==> flow/design.v <==
module MyDesign(
      output reg        dut_busy                   ,
      input  wire       dut_run                    , 
      input  wire       reset_b                    ,  
      input  wire       clk                        ,
      output            input_sram_write_enable    ,
      output reg [11:0] input_sram_write_addresss  ,
      output reg [15:0] input_sram_write_data      ,
      output     [11:0] input_sram_read_address    ,
      input wire [15:0] input_sram_read_data       ,
      output reg        output_sram_write_enable    ,
      output reg [11:0] output_sram_write_addresss  ,
      output reg [15:0] output_sram_write_data      ,
      output reg [11:0] output_sram_read_address    ,
      input wire [15:0] output_sram_read_data       ,
      output            scratchpad_sram_write_enable    ,
      output reg [11:0] scratchpad_sram_write_addresss  ,
      output reg [15:0] scratchpad_sram_write_data      ,
      output reg [11:0] scratchpad_sram_read_address    ,
      input wire [15:0] scratchpad_sram_read_data       ,
      output reg        weights_sram_write_enable    ,
      output reg [11:0] weights_sram_write_addresss  ,
      output reg [15:0] weights_sram_write_data      ,
      output reg [11:0] weights_sram_read_address    ,
      input wire [15:0] weights_sram_read_data       
);
  localparam reset_state              = 'd0;
  localparam pre_data_fetch_state     = 'd1;
  localparam initial_data_fetch_state = 'd2;
  localparam inter_conv1_state        = 'd3;
  localparam inter_conv2_state        = 'd4;
  localparam inter_conv3_state        = 'd5;
  localparam inter_conv4_state        = 'd6;
  localparam inter_conv5_state        = 'd7;
  localparam inter_conv6_state        = 'd8;
  localparam conv_compare_state       = 'd9;
  localparam max_pool1_state          = 'd10;
  localparam max_pool2_state          = 'd11;
  localparam write_to_output_sram     = 'd12;
  localparam next_data_fetch_state    = 'd13;
  localparam stop_state               = 'd14;
  reg               ip_end_reg, 
                    even_max_pool_valid_bit, 
                    odd_max_pool_valid_bit;
  reg        [3:0]  current_state;
  reg        [3:0]  kernel_counter;
  reg        [7:0]  current_size_reg;
  reg        [5:0]  input_row_index;
  reg        [5:0]  input_col_index;
  reg        [5:0]  conv_row_index;
  reg        [5:0]  conv_even_col_index;
  reg        [5:0]  conv_odd_col_index;
  reg        [5:0]  max_pool_reg_write_ind;
  reg        [5:0]  max_pool_reg_read_ind;
  reg signed [7:0]  temp_even_max_pool_reg;
  reg signed [7:0]  temp_odd_max_pool_reg;
  reg signed [7:0]  k_reg_array             [8:0];  
  reg signed [7:0]  temp_max_pool_reg_array [30:0];  
  reg        [11:0] static_base_addr;
  reg        [11:0] output_sram_addr;
  reg        [11:0] dynamic_base_addr;
  reg signed [15:0] multiplier_1_reg;
  reg signed [15:0] multiplier_2_reg;
  reg signed [15:0] multiplier_3_reg;
  reg signed [15:0] multiplier_4_reg;
  reg signed [19:0] mac0_reg;
  reg signed [19:0] mac1_reg;
  reg signed [19:0] temp_conv_mac0_output;
  reg signed [19:0] temp_conv_mac1_output;
  wire status_k_fetch_complete, status_last_index_arrived;
  wire signed [7:0]  temp_even_max_pool_out;
  wire signed [7:0]  temp_odd_max_pool_out;
  wire signed [7:0]  max_pool_out;
  wire signed [7:0]  ip_sram_read_msb_out;
  wire signed [7:0]  ip_sram_read_lsb_out;
  wire signed [7:0]  relued_max_out;
  wire signed [7:0]  temp_max_out;
  wire signed [19:0] max_feature_out;
  assign input_sram_write_enable = 1'd0;
  assign scratchpad_sram_write_enable = 1'd0;
  assign input_sram_read_address = ( (current_state == inter_conv6_state) && 
                                    (conv_row_index == current_size_reg - 3) && 
                                    (conv_odd_col_index == current_size_reg - 3) ) ? static_base_addr : dynamic_base_addr ;
  assign ip_sram_read_lsb_out = input_sram_read_data[7:0];
  assign ip_sram_read_msb_out = input_sram_read_data[15:8];
  assign status_k_fetch_complete = kernel_counter[3];
  assign status_last_index_arrived = (input_row_index == current_size_reg - 1 && input_col_index    == current_size_reg - 2);
  assign max_feature_out   = (mac0_reg > mac1_reg)      ? mac0_reg : mac1_reg;
  assign max_pool_out      = temp_max_pool_reg_array[max_pool_reg_read_ind];
  assign temp_max_out      = (max_feature_out < 0)      ? 'd0      : max_feature_out;
  assign relued_max_out    = (max_feature_out > 'sd127) ? 'd127    : temp_max_out;
  assign temp_odd_max_pool_out  = (max_pool_out > relued_max_out) ? max_pool_out : relued_max_out;
  assign temp_even_max_pool_out = (max_pool_out > relued_max_out) ? max_pool_out : relued_max_out;
  always @(posedge clk) begin
    if(!reset_b) begin
      current_state <= 'd0;
    end
    else begin
      casex(current_state)
        reset_state: begin
          if(dut_run == 1)
            current_state <=  pre_data_fetch_state;
          else
            current_state <=  reset_state;
        end
        pre_data_fetch_state: begin
          current_state <=  initial_data_fetch_state;
        end
        initial_data_fetch_state: begin
          if(status_k_fetch_complete == 1'd1)
            current_state <=  inter_conv1_state;
          else
            current_state <=  initial_data_fetch_state;
        end
        inter_conv1_state: begin
          if(current_size_reg != 'hff)
            current_state <=  inter_conv2_state;
          else
            current_state <=  stop_state;
        end
        inter_conv2_state: begin
          current_state <=  inter_conv3_state;
        end
        inter_conv3_state: begin
          current_state <=  inter_conv4_state;
        end
        inter_conv4_state: begin
          current_state <=  inter_conv5_state;
        end
        inter_conv5_state: begin
          current_state <=  inter_conv6_state;
        end
        inter_conv6_state: begin
          if(conv_row_index[0] == 0)
            current_state <=  conv_compare_state;
          else if(even_max_pool_valid_bit == 1'd0)
            current_state <=  max_pool1_state;
          else if(even_max_pool_valid_bit == 1'd1) 
            current_state <=  max_pool2_state;
        end
        conv_compare_state: begin
          current_state <=  inter_conv1_state;
        end
        max_pool1_state: begin
          if(conv_row_index == current_size_reg - 3 && conv_odd_col_index == current_size_reg - 3)
            current_state <=  write_to_output_sram;
          else
            current_state <=  inter_conv1_state;
        end
        max_pool2_state: begin
          current_state <=  write_to_output_sram;
        end
        write_to_output_sram: begin
          if(ip_end_reg == 1'd1)
            current_state <=  next_data_fetch_state;
          else
            current_state <=  inter_conv1_state;
        end
        next_data_fetch_state: begin
          if(current_size_reg != 'd63) 
            current_state <=  inter_conv1_state;
          else
            current_state <=  stop_state;
        end
        stop_state: begin
          if(dut_run == 1'd0)
            current_state <=  reset_state;
          else
            current_state <=  stop_state;
        end
        default: begin
            current_state <=  reset_state;
        end
      endcase
    end
  end
  always @(posedge clk) begin
    casex(current_state)
      reset_state: begin
        weights_sram_read_address   <= 'd0;
        kernel_counter              <= 'd0;
        mac0_reg                    <= 'd0;
        mac1_reg                    <= 'd0;
        static_base_addr            <= 'd0;
        conv_row_index              <= 'd0;
        conv_even_col_index         <= 'd0;
        conv_odd_col_index          <= 'd1;
        max_pool_reg_write_ind      <= 'd0;
        max_pool_reg_read_ind       <= 'd0;
        output_sram_addr            <= 'd0;
        dut_busy                    <= 'd0;
        even_max_pool_valid_bit     <= 'd0;
        odd_max_pool_valid_bit      <= 'd0;
        output_sram_write_enable    <= 'd0;
      end
      pre_data_fetch_state: begin
        weights_sram_read_address <= weights_sram_read_address + 1'd1;
      end
      initial_data_fetch_state: begin
        k_reg_array[kernel_counter     ] <= weights_sram_read_data[15:8];
        k_reg_array[kernel_counter + 1 ] <= weights_sram_read_data[7:0];
        kernel_counter <= kernel_counter + 2;
        current_size_reg <= input_sram_read_data[7:0];
        dut_busy <= 'd1;
        if (kernel_counter <= 8) begin
          weights_sram_read_address <= weights_sram_read_address + 1'd1;
        end
      end
      inter_conv1_state,
      inter_conv2_state,
      inter_conv3_state,
      inter_conv4_state,
      inter_conv6_state: begin 
        mac1_reg <= temp_conv_mac1_output;
        mac0_reg <= temp_conv_mac0_output;
      end
      inter_conv5_state: begin
        mac1_reg <= temp_conv_mac1_output;
        mac0_reg <= temp_conv_mac0_output;
        if(status_last_index_arrived == 1) begin
          static_base_addr <= dynamic_base_addr + 1'd1;
        end
      end
      conv_compare_state: begin
        temp_max_pool_reg_array[max_pool_reg_write_ind] <= relued_max_out; 
        if(max_pool_reg_write_ind == 'd30) begin
          max_pool_reg_write_ind <= 'd0;
        end
        else begin
          max_pool_reg_write_ind <= max_pool_reg_write_ind + 1'd1;
        end
        if (conv_odd_col_index == current_size_reg - 3) begin
          conv_row_index <= conv_row_index + 1'd1;
          conv_even_col_index <= 'd0;
          conv_odd_col_index <= 'd1;
        end
        else begin
          conv_row_index <= conv_row_index;
          conv_even_col_index <= conv_even_col_index + 'd2;
          conv_odd_col_index <= conv_odd_col_index + 'd2;
        end
      end
      max_pool1_state: begin
        temp_even_max_pool_reg <= temp_even_max_pool_out;
        even_max_pool_valid_bit <= 1'd1;
        ip_end_reg <= (conv_row_index  == current_size_reg - 3 && conv_odd_col_index == current_size_reg - 3);  
        if(max_pool_reg_read_ind == 'd30) begin
          max_pool_reg_read_ind <= 'd0;
        end
        else begin
          max_pool_reg_read_ind <= max_pool_reg_read_ind + 1'd1;
        end
        if(conv_row_index == current_size_reg - 3 && conv_odd_col_index == current_size_reg -3) begin
          current_size_reg <= input_sram_read_data[07:00];
        end
        if(conv_row_index != current_size_reg - 2 && conv_odd_col_index != current_size_reg - 2) begin
          if (conv_odd_col_index == current_size_reg - 3) begin
            conv_row_index <= conv_row_index + 1'd1;
            conv_even_col_index <= 'd0;
            conv_odd_col_index <= 'd1;
          end
          else begin
            conv_row_index <= conv_row_index;
            conv_even_col_index <= conv_even_col_index + 'd2;
            conv_odd_col_index <= conv_odd_col_index + 'd2;
          end
        end
      end
      max_pool2_state: begin
        temp_odd_max_pool_reg <= temp_odd_max_pool_out;
        odd_max_pool_valid_bit <= 1'd1;
        output_sram_write_enable  <= 1'd1;
        if(max_pool_reg_read_ind == 'd30) begin  
          max_pool_reg_read_ind <= 'd0;
        end
        else begin
          max_pool_reg_read_ind <= max_pool_reg_read_ind + 1'd1;
        end
      end
      write_to_output_sram: begin
        output_sram_write_addresss <= output_sram_addr;
        output_sram_addr <= output_sram_addr + 1'd1;
        output_sram_write_data <= { 
                                    (even_max_pool_valid_bit ? (temp_even_max_pool_reg) : 8'd0), 
                                    (odd_max_pool_valid_bit  ? (temp_odd_max_pool_reg ) : 8'd0) 
                                  };
        if(conv_row_index != current_size_reg - 2 && conv_odd_col_index != current_size_reg - 2) begin
          if(conv_odd_col_index == current_size_reg - 3) begin
            conv_row_index <= conv_row_index + 1'd1;
            conv_even_col_index <= 'd0;
            conv_odd_col_index <= 'd1;
          end
          else begin
            conv_row_index <= conv_row_index;
            conv_even_col_index <= conv_even_col_index + 'd2;
            conv_odd_col_index <= conv_odd_col_index + 'd2;
          end
        end
        if(ip_end_reg == 1'd1) begin
          conv_row_index <= 1'd0;
          conv_even_col_index <= 1'd0;
          conv_odd_col_index <= 1'd1;
        end
        even_max_pool_valid_bit <= 'd0;
        odd_max_pool_valid_bit <= 'd0;
      end
      next_data_fetch_state: begin
        max_pool_reg_write_ind <= 'd0;
        max_pool_reg_read_ind <= 'd0;
        ip_end_reg <= 0;
      end
      stop_state: begin
        dut_busy <= 'd0;
      end
    endcase
  end
  always@(*) begin
    casex(current_state)
      inter_conv1_state: begin
        input_row_index = conv_row_index;
        input_col_index = conv_even_col_index + 2;
      end
      inter_conv2_state: begin
        input_row_index = conv_row_index + 1;
        input_col_index = conv_even_col_index;
      end
      inter_conv3_state: begin
        input_row_index = conv_row_index + 1;
        input_col_index = conv_even_col_index + 2;
      end
      inter_conv4_state: begin
        input_row_index = conv_row_index + 2;
        input_col_index = conv_even_col_index;
      end
      inter_conv5_state: begin
        input_row_index = conv_row_index  + 2;
        input_col_index = conv_even_col_index + 2;    
      end
      inter_conv6_state: begin
        if (conv_odd_col_index == current_size_reg - 3)
          begin
            input_row_index = conv_row_index + 1; 
            input_col_index = 0;
          end
        else
          begin
            input_row_index = conv_row_index;
            input_col_index = conv_odd_col_index + 1;
          end
      end
      conv_compare_state: begin
        if (conv_odd_col_index == current_size_reg - 3)
          begin
            input_row_index = conv_row_index + 1; 
            input_col_index = 0;
          end
        else
          begin
            input_row_index = conv_row_index;
            input_col_index = conv_odd_col_index + 1;
          end
      end
      default: begin
        input_row_index = conv_row_index;
        input_col_index = conv_even_col_index;
      end
    endcase
  end
  always @(*) begin
    casex(current_state)
      reset_state: begin
        dynamic_base_addr = 'd0;
      end
      pre_data_fetch_state: begin
        dynamic_base_addr = 'd0;
      end
      initial_data_fetch_state: begin
        if(status_k_fetch_complete)
          dynamic_base_addr = 'd1;
        else
          dynamic_base_addr = 'd0;
      end
      inter_conv1_state,
      inter_conv2_state,
      inter_conv3_state,
      inter_conv4_state,
      inter_conv5_state: begin
        dynamic_base_addr   = static_base_addr + (((input_row_index*current_size_reg) + input_col_index ) >> 1 ) + 1;
      end
      inter_conv6_state,
      conv_compare_state,
      max_pool2_state,
      write_to_output_sram: begin 
        if(conv_odd_col_index == current_size_reg - 3)
          dynamic_base_addr = static_base_addr + (((conv_row_index+1)*current_size_reg)>>1) + 1'd1;
        else
          dynamic_base_addr = static_base_addr + ((conv_row_index*current_size_reg + conv_odd_col_index + 1'd1)>>1) + 1'd1;
      end
      max_pool1_state: begin
        if(conv_row_index == current_size_reg - 3 && conv_odd_col_index == current_size_reg - 3)
          dynamic_base_addr = static_base_addr + 1'd1;
        else begin
          if(conv_odd_col_index == current_size_reg - 3)
            dynamic_base_addr = static_base_addr + (((conv_row_index+1)*current_size_reg)>>1) + 1'd1;
          else
            dynamic_base_addr = static_base_addr + ((conv_row_index*current_size_reg + conv_odd_col_index + 1'd1)>>1) + 1'd1;
        end
      end
      next_data_fetch_state: begin
        dynamic_base_addr = static_base_addr + 1'd1;
      end
      stop_state: begin
        dynamic_base_addr = 'd0;
      end
      default: begin
        dynamic_base_addr = 'd0;
      end
    endcase
  end
  always@(*) begin
    casex(current_state)
    inter_conv2_state: begin
      multiplier_1_reg = (k_reg_array[2] * ip_sram_read_msb_out);
      multiplier_2_reg = 0;
      multiplier_3_reg = (k_reg_array[1] * ip_sram_read_msb_out);
      multiplier_4_reg = (k_reg_array[2] * ip_sram_read_lsb_out);
    end
    inter_conv3_state: begin
      multiplier_1_reg = (k_reg_array[3] * ip_sram_read_msb_out);
      multiplier_2_reg = (k_reg_array[4] * ip_sram_read_lsb_out);
      multiplier_3_reg = 0;
      multiplier_4_reg = (k_reg_array[3] * ip_sram_read_lsb_out);
    end
    inter_conv4_state: begin
      multiplier_1_reg = (k_reg_array[5] * ip_sram_read_msb_out);
      multiplier_2_reg = 0;
      multiplier_3_reg = (k_reg_array[4] * ip_sram_read_msb_out);
      multiplier_4_reg = (k_reg_array[5] * ip_sram_read_lsb_out);
    end
    inter_conv5_state: begin
      multiplier_1_reg = (k_reg_array[6] * ip_sram_read_msb_out);
      multiplier_2_reg = (k_reg_array[7] * ip_sram_read_lsb_out);
      multiplier_3_reg = 0;
      multiplier_4_reg = (k_reg_array[6] * ip_sram_read_lsb_out);
    end
    inter_conv6_state: begin
      multiplier_1_reg = (k_reg_array[8] * ip_sram_read_msb_out);
      multiplier_2_reg = 0;
      multiplier_3_reg = (k_reg_array[7] * ip_sram_read_msb_out);
      multiplier_4_reg = (k_reg_array[8] * ip_sram_read_lsb_out);
    end
    default: begin
        multiplier_1_reg = (k_reg_array[0] * ip_sram_read_msb_out);
        multiplier_2_reg = (k_reg_array[1] * ip_sram_read_lsb_out);
        multiplier_3_reg = 0;
        multiplier_4_reg = (k_reg_array[0] * ip_sram_read_lsb_out);
    end
    endcase
  end
  always @(*) begin
    if((current_state == reset_state) ||
      (current_state == pre_data_fetch_state) ||
      (current_state == initial_data_fetch_state))  begin
      temp_conv_mac0_output = 0;
      temp_conv_mac1_output = 0;
    end
    else if (current_state == inter_conv1_state)  begin
      temp_conv_mac0_output = multiplier_1_reg + multiplier_2_reg;
      temp_conv_mac1_output = multiplier_3_reg + multiplier_4_reg;
    end
    else begin
      temp_conv_mac0_output = mac0_reg + multiplier_1_reg + multiplier_2_reg;
      temp_conv_mac1_output = mac1_reg + multiplier_3_reg + multiplier_4_reg;
    end
  end
endmodule
### Tool chain data of MyDesign

What the tools print for MyDesign, step after step.
Lines are those of the file above, counted from 1.
Operators carry their Yosys type and port widths (W data, S select, Z words).
Library cell names are shortened.
Not given: -

* top: MyDesign
* clock port: clk
* cell library: sky130hd
* corner: tt_025C_1v80

### Elaborated design

Source: Yosys, flattened and elaborated, memories not mapped. Widths are those after wreduce. Print and check cells do not count.
Memory sizes are those after Yosys's memory passes, which may raise the word count (mostly to a power of two), join words into wider ones and drop unused or constant bits.

* bits in writable memories: 376
* output and inout port bits: 165
* input bits: 67
* bits in latches: 0
* elaborated cells: 218
* flip-flop bits (word level): 171
* memory bits (read-only): 0
* memories kept: 2

* multiplexer cells: 71
* divide/modulo/power cells: 0
* shifts and indexed selects: 0
* add/sub/neg operators: 32
* reductions and logical operators: 37
* equal/unequal tests: 27
* bitwise operators: 0
* multipliers: 21
* $lt $le $gt $ge: 5

Memories
* temp_max_pool_reg_array: words 31, width 8, RTL line 58 `reg signed [7:0]  temp_max_pool_reg_array [30:0];`
* k_reg_array: words 16, width 8, RTL line 57 `reg signed [7:0]  k_reg_array             [8:0];`

Operators by type and width (number)
* $mul A8 B8 Y16: 18
* $pmux W16 S5: 2
* $eq A6 B32 Y1: 4
* $mux W20: 5
* $add A12 B1 Y12 const B: 8
* $pmux W16 S3: 2
* $mul A7 B8 Y13: 1
* $add A20 B16 Y20: 4
* $pmux W20 S2: 2
* $mul A6 B8 Y13: 1
* $mux W6: 13
* $mul A6 B8 Y12: 1
* $pmux W6 S4: 3
* $ne A6 B32 Y1: 2
* $pmux W4 S15: 1
* $pmux W12 S5: 1
* $mux W12: 5
* $mux W8: 7
* $pmux W12 S2: 2
* $pmux W12 S3: 1
* $pmux W6 S2: 3
* $add A16 B16 Y17: 2
* $eq A4 B4 Y1 const B: 7
* $mux W4: 7
* $add A12 B12 Y12: 2
* $add A6 B1 Y6 const B: 4
* $reduce_bool A2 Y1: 11
* $lt A20 B1 Y1 const B: 1

Other operator kinds: 38; their cells: 73.

### Longest topological paths

Yosys ltp: most cells in a row. Word level: on the elaborated netlist, between registers, memories and ports. Mapped: between sequential cells and ports; inverters and the memories' decode and read muxes count.

* word-level depth: 12
* ABC_AREA: 0
* gate-level depth with buffers: 37
* gate-level depth less buffers: 35

### Mapped cells and area

Source: synth_stat.txt of the flow (Yosys; design flattened, memories mapped). It holds for the ABC_AREA given above (unset counts as 0); a run with the other value may have another netlist.

Cells by type
* fa_1: number 1118, area in all 2.24E+04 um^2
* edfxtp_1: number 486, area in all 1.46E+04 um^2
* ha_1: number 759, area in all 9.5E+03 um^2
* inv_1: number 1467, area in all 5.51E+03 um^2
* and2_1: number 729, area in all 4.56E+03 um^2
* xnor2_1: number 367, area in all 3.21E+03 um^2
* nand2_1: number 587, area in all 2.2E+03 um^2
* mux4_2: number 72, area in all 1.62E+03 um^2
* a21oi_1: number 263, area in all 1.32E+03 um^2
* clkbuf_1: number 294, area in all 1.1E+03 um^2
* xor2_1: number 124, area in all 1.09E+03 um^2
* nand2b_1: number 166, area in all 1.04E+03 um^2
* nor2_1: number 252, area in all 945.907 um^2
* o21ai_0: number 179, area in all 895.859 um^2
* buf_4: number 113, area in all 848.314 um^2
* a21o_1: number 83, area in all 623.098 um^2
* mux2_2: number 48, area in all 540.518 um^2
* o21bai_1: number 71, area in all 533.011 um^2

Other cell types: 77; their cells: 793.

* mapped cells: 7971
* mapped area: 0.0784978 mm^2
* mapped flip-flops: 506
* buffers: 438
* sequential area: 0.0149944 mm^2

### Path before layout

Source: OpenSTA report_checks on the synthesized netlist (no wires, ideal clock, input and output delay 20% of the period each), path of least setup slack; recovery checks are left aside. Register names are those of the netlist, which keeps one name where synthesis merged equal registers.

* kind: reg-to-output
* start point: register current_size_reg[2]
* end point: output input_sram_read_address[11]
* external output delay: 2.820 ns
* path buffers: 2
* time at the first pin: 0.000 ns
* clock period: 14.1 ns
* data required time: 11.280 ns
* path slack: 3.283 ns
* data arrival time: 7.997 ns
* stages: 33
* delay of the path: 7.997 ns
* period reached after synthesis: 10.817 ns

"delay of the path" = arrival - input delay + setup time.
A path that ends at an output port has no setup time.
"stages": output pins that drive a net of the path, with the launching flip-flop's if there is one; two outputs of one cell count as two.
"period reached after synthesis" is the clock period less the worst setup slack; recovery checks do not enter. This is arithmetic on one report: input and output delays are still those of the set period (20% each).
The rows between start and end are the longest chain of elaborated cells between them; the timing report does not say that the signal goes this way. Where chains are equally long, one stands for them.
Each line given opens the expression or statement behind the cell; cells for indexed reads and writes are added by Yosys, which also makes memories of some case tables.

* path through: edfxtp_1 buf_6 inv_1 ha_1 a2111oi_2 xnor2_1 nand4_1 nor3_4 buf_2 nor2_1 o21ai_0 o211ai_2 and2_1 fa_1 inv_1 fa_1 inv_1 fa_1 fa_1 ha_1 a21boi_0 o21ai_0 nand2b_1 xor2_1 ha_1 or2_2 nor4bb_1 o21ai_0 a31oi_1 xnor2_1 xnor3_1 o221a_1 a21oi_1
* cells in the longest elaborated chain: 10
* elaborated cells between the ends (all ways): 26
* those cells by class: 10 x add/sub; 3 x mul; 2 x eq/ne; 8 x mux; 3 x reduce/logical

RTL lines, path after synthesis
* start, declared: RTL line 47 `reg        [7:0]  current_size_reg;`
* start, assigned: RTL line 203 `current_size_reg <= input_sram_read_data[7:0];`
* start, assigned: RTL line 254 `current_size_reg <= input_sram_read_data[07:00];`
* $sub A8 B2 Y9: RTL line 340 `if (conv_odd_col_index == current_size_reg - 3)`
* $eq A6 B32 Y1: RTL line 340
* $mux W6: RTL line 340
* $pmux W6 S3: RTL line 318 `casex(current_state)`
* $mul A6 B8 Y13: RTL line 388 `dynamic_base_addr   = static_base_addr + (((input_row_index*current_size_reg) + input_col_index ) >> 1 ) + 1;`
* $add A13 B6 Y13: RTL line 388
* $add A12 B12 Y12: RTL line 388
* $add A12 B1 Y12: RTL line 388
* $pmux W12 S5: RTL line 370 `casex(current_state)`
* $mux W12: RTL line 81 `assign input_sram_read_address = ( (current_state == inter_conv6_state) &&`
* end, declared: RTL line 9 `output     [11:0] input_sram_read_address    ,`

### Worst path after layout

Path of least setup slack in the final report of flow run A (OpenROAD, finished layout, wires in). Where an end is a register, its clock arrival counts in the times.

* kind: reg-to-output
* start point: register current_size_reg[1]
* end point: output input_sram_read_address[8]
* data required time: 9.12 ns
* path buffers: 2
* time at the first pin: 0.67 ns
* clock period: 11.4 ns
* external output delay: 2.28 ns
* data arrival time: 8.78 ns
* path slack: 0.34 ns
* stages: 31

The rows between start and end are the longest chain of elaborated cells between them; the timing report does not say that the signal goes this way. Where chains are equally long, one stands for them.

* path through: edfxtp_1 buf_4 ha_2 and3b_1 a211oi_1 o32a_4 or3_1 nor2_1 a21oi_1 o32a_1 and2_1 fa_1 inv_1 fa_1 inv_1 fa_1 fa_1 ha_1 or2_2 a21oi_2 nor2_1 a21oi_1 xnor2_1 ha_1 or3_1 o32a_1 xnor2_2 o22ai_1 or2_2 mux2_2 clkdlybuf4s50_1
* cells in the longest elaborated chain: 10
* elaborated cells between the ends (all ways): 26
* those cells by class: 10 x add/sub; 3 x mul; 2 x eq/ne; 8 x mux; 3 x reduce/logical

RTL lines, path after layout
* start, declared: RTL line 47 `reg        [7:0]  current_size_reg;`
* start, assigned: RTL line 203 `current_size_reg <= input_sram_read_data[7:0];`
* start, assigned: RTL line 254 `current_size_reg <= input_sram_read_data[07:00];`
* $sub A8 B2 Y9: RTL line 340 `if (conv_odd_col_index == current_size_reg - 3)`
* $eq A6 B32 Y1: RTL line 340
* $mux W6: RTL line 340
* $pmux W6 S3: RTL line 318 `casex(current_state)`
* $mul A6 B8 Y13: RTL line 388 `dynamic_base_addr   = static_base_addr + (((input_row_index*current_size_reg) + input_col_index ) >> 1 ) + 1;`
* $add A13 B6 Y13: RTL line 388
* $add A12 B12 Y12: RTL line 388
* $add A12 B1 Y12: RTL line 388
* $pmux W12 S5: RTL line 370 `casex(current_state)`
* $mux W12: RTL line 81 `assign input_sram_read_address = ( (current_state == inter_conv6_state) &&`
* end, declared: RTL line 9 `output     [11:0] input_sram_read_address    ,`

# Flow runs of MyDesign

Measured data: module MyDesign, platform sky130hd, 2 stored runs of the flow under differing settings, order arbitrary. Input and output delays are each 20% of the period that was set; the output load is 0.01 pF.
By "clock period achieved" is meant the clock period of the run minus its worst setup slack. This is arithmetic on one report: input and output delays are still those of the set period (20% each).
"allowed time less slack (worst setup path)" is the time allowed to the run's worst setup path (the clock period less input and output delay, where it has them) less its slack. Clock arrival times count: a late capture clock shortens it, a late launch clock lengthens it.
"power" is the tool's figure for a default switching activity; nothing was simulated.

### Flow run A

==> flow/run.sh <==
#!/bin/bash
# the make line also repeats the synthesis and layout settings of config.mk as NAME=value (left out here)
make -C /OpenROAD-flow-scripts/flow DESIGN_CONFIG=/design/flow/config.mk WORK_HOME=/design/flow/orfs CLKGATE_MAP_FILE= finish
==> flow/config.mk <==
export PLATFORM = sky130hd
export DESIGN_NAME = MyDesign
export DESIGN_NICKNAME = MyDesign
export VERILOG_FILES = /design/flow/design.v
export SDC_FILE = /design/flow/constraint.sdc
export NUM_CORES = 4
export LEC_CHECK = 0
export CAP_MARGIN = 20
export CORE_MARGIN = 9
export CORE_UTILIZATION = 44
export CTS_CLUSTER_SIZE = 82
export GPL_ROUTABILITY_DRIVEN = 1
export MAX_ROUTING_LAYER = met4
export MIN_ROUTING_LAYER = met2
export PLACE_DENSITY_LB_ADDON = 0.13
export SLEW_MARGIN = 20
export TNS_END_PERCENT = 100
==> flow/constraint.sdc <==
create_clock -name core_clock -period 11.4 [get_ports {clk}]
set_input_delay 2.2800 -clock core_clock [delete_from_list [all_inputs] [get_ports {clk}]]
set_output_delay 2.2800 -clock core_clock [all_outputs]
set_load 0.01 [all_outputs]

Results of flow run A:
- Mapped cell area after synthesis: 0.0784978 mm^2
- Die size: 0.193935 mm^2
- Standard-cell area after layout: 0.084481 mm^2
- Utilization in the final report: 0.478
- Smallest setup slack: 0.337 ns
- Final setup TNS: 0.000 ns
- Worst hold slack: 0.479 ns
- Power: 16.139 mW
- Clock period achieved: 11.063 ns
- Allowed time less slack (worst setup path): 8.78 ns
- Critical path type: reg-to-output

### Flow run B

==> flow/run.sh <==
#!/bin/bash
# the make line also repeats the synthesis and layout settings of config.mk as NAME=value (left out here)
make -C /OpenROAD-flow-scripts/flow DESIGN_CONFIG=/design/flow/config.mk WORK_HOME=/design/flow/orfs CLKGATE_MAP_FILE= finish
==> flow/config.mk <==
export PLATFORM = sky130hd
export DESIGN_NAME = MyDesign
export DESIGN_NICKNAME = MyDesign
export VERILOG_FILES = /design/flow/design.v
export SDC_FILE = /design/flow/constraint.sdc
export NUM_CORES = 4
export LEC_CHECK = 0
export CAP_MARGIN = 20
export CORE_ASPECT_RATIO = 0.92
export CORE_MARGIN = 2
export CORE_UTILIZATION = 28
export CTS_CLUSTER_DIAMETER = 253
export CTS_CLUSTER_SIZE = 27
export GPL_TIMING_DRIVEN = 0
export MIN_ROUTING_LAYER = met1
export PLACE_DENSITY = 0.51
export SLEW_MARGIN = 20
export TNS_END_PERCENT = 5
==> flow/constraint.sdc <==
create_clock -name core_clock -period 6.78 [get_ports {clk}]
set_input_delay 1.3560 -clock core_clock [delete_from_list [all_inputs] [get_ports {clk}]]
set_output_delay 1.3560 -clock core_clock [all_outputs]
set_load 0.01 [all_outputs]

Results of flow run B:
- Mapped cell area after synthesis: 0.0784978 mm^2
- Die size: 0.284604 mm^2
- Standard-cell area after layout: 0.0868333 mm^2
- Utilization in the final report: 0.311
- Smallest setup slack: -3.180 ns
- Final setup TNS: -70.152 ns
- Worst hold slack: 0.507 ns
- Power: 25.023 mW
- Clock period achieved: 9.960 ns
- Allowed time less slack (worst setup path): 8.60 ns
- Critical path type: reg-to-output
